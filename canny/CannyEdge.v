==> flow/design.v <==
`timescale 1ns/10ps
module CannyEdge(dAddrRegRow, dAddrRegCol, bWE, bCE, InData, OutData,
	OPMode, bOPEnable, dReadReg, dWriteReg,	clk, rst_b);
	input 	[2:0]						dAddrRegRow, dAddrRegCol;  
	input									bWE, bCE;  
	input 	[8-1:0] 	InData;
	output 	[8-1:0] 	OutData;
	reg     	[8-1:0] 	OutData;
	input 	[2:0]						OPMode;   
	input 								bOPEnable;  
	input 	[3:0]						dReadReg, dWriteReg;
	input									clk, rst_b;
	reg   [8-1:0]			regX[0:24];	 
	reg 	[8-1:0]			regY[0:24];	 
	reg 	[8-1:0]			regZ[0:24];	 
	reg 	[8-1:0]			gf[0:24];	 
	integer			sobelX[0:8]; 
	integer			sobelY[0:8]; 
	reg 	[8-1:0]			Out_gf, Out_gradient, Out_direction, Out_bThres;
	parameter 							dThresHigh = 15;
	parameter							dThresLow = 10;
	reg 		[31:0]					tpSum, Sum;
	reg		[1:0]						IntSignal;
	reg signed	 	[31:0] 			Gx, Gy, fGx, fGy, Gxadd, Gyadd, Gxyadd, fGx_t;
	reg signed	[1:0]					dx, dy;
	integer 								i, j, k;
	always @(clk or rst_b)
		begin
			if(!rst_b)
				begin
					gf[0] =1;  gf[1] =3;  gf[2]=4;   gf[3]=3;   gf[4]=1;
					gf[5] =3;  gf[6] =7;  gf[7]=10;  gf[8]=7;   gf[9]=3;
					gf[10]=4;  gf[11]=10; gf[12]=16; gf[13]=10; gf[14]=4;
					gf[15]=3;  gf[16]=7;  gf[17]=10; gf[18]=7;  gf[19]=3;
					gf[20]=1;  gf[21]=3;  gf[22]=4;  gf[23]=3;  gf[24]=1;
					sobelX[0]=-1;	sobelX[1]=0; sobelX[2]=1;
					sobelX[3]=-2;	sobelX[4]=0; sobelX[5]=2;
					sobelX[6]=-1;	sobelX[7]=0; sobelX[8]=1;
					sobelY[0]=1;	sobelY[1]=2; sobelY[2]=1;
					sobelY[3]=0;	sobelY[4]=0; sobelY[5]=0;
					sobelY[6]=-1;	sobelY[7]=-2; sobelY[8]=-1;
				end
		end
	always @(posedge clk or negedge rst_b)
		begin
			if(!rst_b) 
				begin
					IntSignal <= 2'b00;
				end
			else if(bCE==1'b0 && bWE==1'b0) 
				begin
					if(dWriteReg == 0)
						regX[dAddrRegRow*5+dAddrRegCol] <= InData;
					else if(dWriteReg == 1)
						regY[dAddrRegRow*5+dAddrRegCol] <= InData;
					else if(dWriteReg == 2)
						regZ[dAddrRegRow*5+dAddrRegCol] <= InData;
				end
			else if(bCE==1'b0 && bWE==1'b1)
				begin
					if(dReadReg == 0)
						OutData <= Out_gf;
					else if(dReadReg == 1)
						OutData <= Out_gradient;
					else if(dReadReg == 2)
						OutData <= Out_direction;
					else if(dReadReg == 3)
						OutData <= regX[dAddrRegRow*5+dAddrRegCol];
					else if(dReadReg == 4)
						OutData <= Out_bThres;
				end
			else
				begin
					if(bOPEnable==1'b0)
						begin
							if(OPMode == 0)
								begin
									if(IntSignal == 2'b00)	
										begin
											tpSum = 0;
											for(i=0; i<25; i=i+1)
												begin
													Sum = regX[i]*gf[i];
													tpSum = tpSum + Sum;
												end
											IntSignal <= 2'b01;
										end
									else if(IntSignal == 2'b01) 
										begin
										 Out_gf <= (tpSum>>7);
										 IntSignal <= 2'b00;
										end
									else 
										begin
											Out_gf <= Out_gf;
											IntSignal <= IntSignal;
										end
								end
							else if(OPMode == 1)
								begin
									if(IntSignal == 2'b00)	
										begin
											Gx = 0;
											Gy = 0;
											for (j=0; j<3; j=j+1)
												for (k=0; k<3; k=k+1)
													begin
														Gxadd = regX[j*5+k]*sobelX[j*3+k];
														Gx = Gx + Gxadd;
														Gyadd = regX[j*5+k]*sobelY[j*3+k];
														Gy = Gy + Gyadd;
													end 
											IntSignal <= 2'b01;
										end
									else if(IntSignal == 2'b01) 
										begin
											if(Gx<0 && Gy<0)
												begin
													Gxyadd = (-Gx) + (-Gy);
												end
											else if(Gx>0 && Gy<0)
												begin
													Gxyadd = Gx + (-Gy);
												end
											else if(Gx<0 && Gy>0)
												begin
													Gxyadd = (-Gx) + Gy;
												end
											else 
												begin
													Gxyadd = Gx + Gy;
												end
											if(Gxyadd < 0)	Gxyadd = -Gxyadd;
											Out_gradient <= (Gxyadd>>3);
											IntSignal <= 2'b10;
										end	
									else if(IntSignal == 2'b10) 
										begin
											if(Gy < 0)
												begin
													fGx <= -Gx;
													fGy <= -Gy;
												end
											else
												begin
													fGx <= Gx;
													fGy <= Gy;
												end
											IntSignal <= 2'b11;
										end
									else if(IntSignal == 2'b11) 
										begin
											if(fGx >= 0)
												begin
													fGx_t = (5*fGx)>>1;
													if(fGx_t < 0) fGx_t = -fGx_t;
													if(fGy <= (fGx>>1))
														begin
															Out_direction <= 0;
														end
													else if(fGy <= fGx_t)
														begin
															Out_direction <= 45;
														end
													else
														begin
															Out_direction <= 90;
														end
												end
											else  
												begin
													fGx_t = ((-5)*fGx)>>1;
													if(fGx_t < 0) fGx_t = -fGx_t;
													if(fGy <= ((-fGx)>>1))
														begin
															Out_direction <= 0;
														end
													else if(fGy <= fGx_t)
														begin
															Out_direction <= 135;
														end
													else
														begin
															Out_direction <= 90;
														end
												end
											IntSignal <= 2'b00;
										end
								end
							else if(OPMode == 2)
								begin
									if(IntSignal == 2'b00) 
										begin
											if(regY[6] == 0)
												begin
													dx <= 1;
													dy <= 0;
												end
											else if(regY[6] == 45)
												begin
													dx <= 1;
													dy <= -1;
												end
											else if(regY[6] == 90)
												begin
													dx <= 0;
													dy <= -1;
												end
											else 
												begin
													dx <= -1;
													dy <= -1;
												end
											IntSignal <= 2'b01;
										end
									else if(IntSignal == 2'b01) 
										begin
											if(regX[6]>=regX[(1+dy)*5+dx+1] && regX[6]>=regX[(1-dy)*5-dx+1])
												begin
													regX[(1+dy)*5+dx+1] <= 0;
													regX[(1-dy)*5-dx+1] <= 0;
												end
											else
												begin
													regX[6] <= 0;
												end
											IntSignal <= 2'b00;
										end
									else
										IntSignal <= IntSignal;
								end
							else if(OPMode == 3)
								begin
									if(IntSignal == 2'b00) 
										begin
											if(regY[6] == 0)
												begin
													dx <= 0;
													dy <= -1;
												end
											else if(regY[6] == 45)
												begin
													dx <= -1;
													dy <= -1;
												end
											else if(regY[6] == 90)
												begin
													dx <= 1;
													dy <= 0;
												end
											else 
												begin
													dx <= 1;
													dy <= -1;
												end
											IntSignal <= 2'b01;
										end	
									else if(IntSignal == 2'b01) 
										begin
											if(regX[6] >= dThresHigh)		 
												Out_bThres <= 1;
											else if(regX[6] <= dThresLow)		 
												Out_bThres <= 0;
											else					 
												begin
													if(regX[6-5*dy-dx] >= dThresHigh || regX[6+5*dy+dx] >= dThresHigh)
														Out_bThres <= 1;
													else if(regZ[6-5*dy-dx] == 1 || regZ[6+5*dy+dx] == 1)
														Out_bThres <= 1;
													else
														Out_bThres <= 0;
												end
											IntSignal <= 2'b00;
										end
								end
						end	
					else
						IntSignal <= 2'b00;
				end  
		end
endmodule
# Reports on CannyEdge
# The steps from the RTL of CannyEdge to its reports follow in flow order.
# Line numbers count from 1 in the design file above.
# Operators carry their Yosys type and port widths (W data, S select, Z words).
# Cell names lack the library's common part.
# Not given: -
# inputs
top_module	CannyEdge
clk_port	clk
cell_library	sky130hd
pvt_corner	tt_025C_1v80

# Elaborated design
# Counts by Yosys on the flattened word-level netlist (proc, flatten, opt, wreduce). Print and check cells are left out. Cells with the same type and inputs are merged into one.
# word_totals
register_bits	597
inputBits	30
out_inout_bits	8
wordCells	926
# op_classes
n_addsub	55
n_mul	27
cmp	18
eq_ne	169
mux	469
logic	13
reduce_logical	110
# op_table
cell	n
$mux W8	395
$pmux W8 S25	7
$mux W32	34
$mul A8 B32 Y32 const B	3
$mul A8 B31 Y31 const B	2
$reduce_and A12 Y1	24
$mul A8 B3 Y11 const B	8
$add A32 B32 Y32	8
$mul A4 B32 Y32 const A	2
$eq A5 B5 Y1 const B	45
$eq A5 B4 Y1 const B	40
$mul A8 B2 Y10 const B	8
$reduce_and A6 Y1	26
$le A32 B32 Y1	4
$add A15 B10 Y15	8
$eq A5 B3 Y1 const B	20
$lt A32 B1 Y1 const B	3
$neg A32 Y32	3
$add A15 B12 Y15	5
$reduce_bool A3 Y1	24
$neg A31 Y32	2
$gt A32 B1 Y1 const B	2
$add A32 B9 Y32	2
$lt A31 B1 Y1 const B	2
$add A15 B11 Y15	4
$ne A2 B1 Y1 const B	27
$mux W2	27
$eq A5 B2 Y1 const B	10
# Other operator kinds: 61; their cells: 116.

# Longest topological paths
# Yosys ltp: most cells in a row. Word level: on the elaborated netlist, between registers, memories and ports. Mapped: between sequential cells and ports; inverters and the memories' decode and read muxes count.
# depth
ltp_word	35
abc_area	0
mapped_depth	39
depth_no_buf	39

# Mapped cells and area
# The flow's flattened synthesis, as Yosys stat reports it; memories are mapped. The netlist is that of the ABC_AREA named above (0 if unset); the other value can give another one.
# synth_totals
cell_count	6621
yosys_area_um2	66755.3
seqArea_um2	17448.0
flip_flops	582
n_buf	157
# by_type
type	n	type_area_um2
edfxtp_1	577	1.73E+04
fa_1	749	1.5E+04
ha_1	725	9071.2
inv_1	1208	4.53E+03
xnor2_1	284	2.49E+03
a21oi_1	296	1.48E+03
nor2_1	349	1.31E+03
o21ai_0	242	1.21E+03
nand2_1	320	1.2E+03
xor2_1	107	937.149
a21o_1	122	915.878
a22oi_1	121	908.371
nor3_1	169	845.811
a221oi_1	75	656.88
nand4_1	98	613.088
nand3_1	116	580.557
clkbuf_1	137	514.243
nand2b_1	74	462.944
# Other cell types: 76; their cells: 852.

# Path before layout
# Path of least setup slack by OpenSTA after synthesis, without wires, with an ideal clock, recovery checks aside; 20% of the period is set as input and as output delay. Where synthesis merged equal registers, the netlist keeps one of their names.
# synth_path
kind	reg-to-reg
start	register regX[10][2]
end	register Gy[26]
clock_period_ns	11.5
setup_time_ns	0.260
launch_ns	0.000
arrival_ns	9.136
required_time_ns	11.240
setup_slack_ns	2.105
path_delay_ns	9.396
path_stages	39
n_path_buf	0
synth_period_reached_ns	9.395
# "path_delay_ns" = arrival - input delay + setup time.
# "path_stages" counts driving pins, that of a launching flip-flop among them; a cell with two outputs on the path counts twice.
# "synth_period_reached_ns" = period - worst setup slack (recovery checks aside). The figure is calculated, with input and output delays left at 20% of the set period.
# The rows between start and end are the longest chain of elaborated cells between them; the timing report does not say that the signal goes this way. Where chains are equally long, one stands for them.
# Each line given opens the expression or statement behind the cell; cells for indexed reads and writes are added by Yosys, which also makes memories of some case tables.
# Where a signal picks the word or bit written, the line may be left out of the assigning lines.
# synth_via
path_cell_list	edfxtp_1 -> inv_1 -> fa_1 -> inv_1 -> ha_1 -> inv_1 -> fa_1 -> inv_1 -> fa_1 -> ha_1 -> inv_1 -> o21bai_1 -> a21oi_1 -> o21bai_1 -> a21oi_1 -> o21bai_1 -> a21oi_1 -> fa_1 -> (+3 left out) -> fa_1 -> inv_1 -> fa_1 -> fa_1 -> inv_1 -> fa_1 -> inv_1 -> ha_1 -> a21oi_1 -> nor2b_1 -> o21ai_0 -> a21oi_1 -> a22o_1 -> a211oi_1 -> a21oi_1 -> a21o_1 -> a21oi_1 -> xnor2_1
elab_chain_len	4
cone_cells	4
classes_between	add/sub: 3; mul: 1
# synth_lines
element	line_no	rtl
from (decl)	13	reg [8-1:0] regX[0:24];
$mul A8 B32 Y32	110	Gyadd = regX[j*5+k]*sobelY[j*3+k];
$add A12 B32 Y32	111	Gy = Gy + Gyadd;
$add A32 B32 Y32 (2 in a row)	111
to (assign)	104	Gy = 0;
to (assign)	111
to (decl)	24	reg signed [31:0] Gx, Gy, fGx, fGy, Gxadd, Gyadd, Gxyadd, fGx_t;

# Timing after layout
# Path of least setup slack in the final report of run A (OpenROAD, finished layout, wires in). Where an end is a register, its clock arrival counts in the times.
# layout_path
kind	reg-to-reg
start	register regX[10][2]
end	register Gy[30]
clock_period_ns	17.2
setup_time_ns	0.12
launch_ns	0.69
arrival_ns	11.34
required_time_ns	17.79
setup_slack_ns	6.45
path_stages	39
n_path_buf	0
# The rows between start and end are the longest chain of elaborated cells between them; the timing report does not say that the signal goes this way. Where chains are equally long, one stands for them.
# Where a signal picks the word or bit written, the line may be left out of the assigning lines.
# layout_via
path_cell_list	edfxtp_1 -> inv_1 -> fa_1 -> inv_1 -> fa_1 -> inv_1 -> fa_1 -> inv_1 -> fa_1 -> ha_1 -> inv_1 -> o21bai_1 -> a21oi_1 -> o21bai_1 -> a21oi_1 -> o21bai_1 -> a21oi_1 -> fa_1 -> (+3 left out) -> fa_1 -> inv_1 -> fa_1 -> fa_1 -> inv_1 -> fa_1 -> inv_1 -> ha_1 -> a21oi_1 -> nor2b_1 -> o21ai_0 -> a21oi_1 -> a22o_1 -> a211oi_1 -> a211o_1 -> a31oi_1 -> nor4b_1 -> a211o_1
elab_chain_len	4
cone_cells	4
classes_between	add/sub: 3; mul: 1
# layout_lines
element	line_no	rtl
from (decl)	13	reg [8-1:0] regX[0:24];
$mul A8 B32 Y32	110	Gyadd = regX[j*5+k]*sobelY[j*3+k];
$add A12 B32 Y32	111	Gy = Gy + Gyadd;
$add A32 B32 Y32 (2 in a row)	111
to (assign)	104	Gy = 0;
to (assign)	111
to (decl)	24	reg signed [31:0] Gx, Gy, fGx, fGy, Gxadd, Gyadd, Gxyadd, fGx_t;

# 2 stored runs of CannyEdge in the flow (synthesis by Yosys, layout by OpenROAD, sky130hd cells), in arbitrary order. Constraints: input delay and output delay 20% of the set period each, output load 0.01 pF.
# "worstPathTime_ns" = time allowed to the worst setup path (clock period - input delay - output delay, where it has them) - its slack; a late launch clock adds to it, a late capture clock takes from it.
# Among the settings, . means not set for that run.
run name	period_ns	CORE_UTILIZATION	PLACE_DENSITY_LB_ADDON	CORE_ASPECT_RATIO	CORE_MARGIN	CELL_PAD_IN_SITES_GLOBAL_PLACEMENT	MAX_ROUTING_LAYER	CAP_MARGIN	SLEW_MARGIN	HOLD_SLACK_MARGIN	CELL_PAD_IN_SITES_DETAIL_PLACEMENT	GPL_TIMING_DRIVEN	holdWs_ns	fin_ws_ns	utilization_frac	worstPathTime_ns	critical_path_type	layout_stdcell_area_um2	yosys.chip_area_um2	die_footprint_um2
run A	17.2	43	0.29	1.2	7	1	met4	20	20	.	.	.	0.423	6.448	0.479	10.75	reg-to-reg	74032.3	66755.3	166517.0
run B	7.43	48	0.04	.	9	.	.	20	20	0.22	0	0	0.412	-2.040	0.56	9.47	reg-to-reg	77151.5	66755.3	152822.0
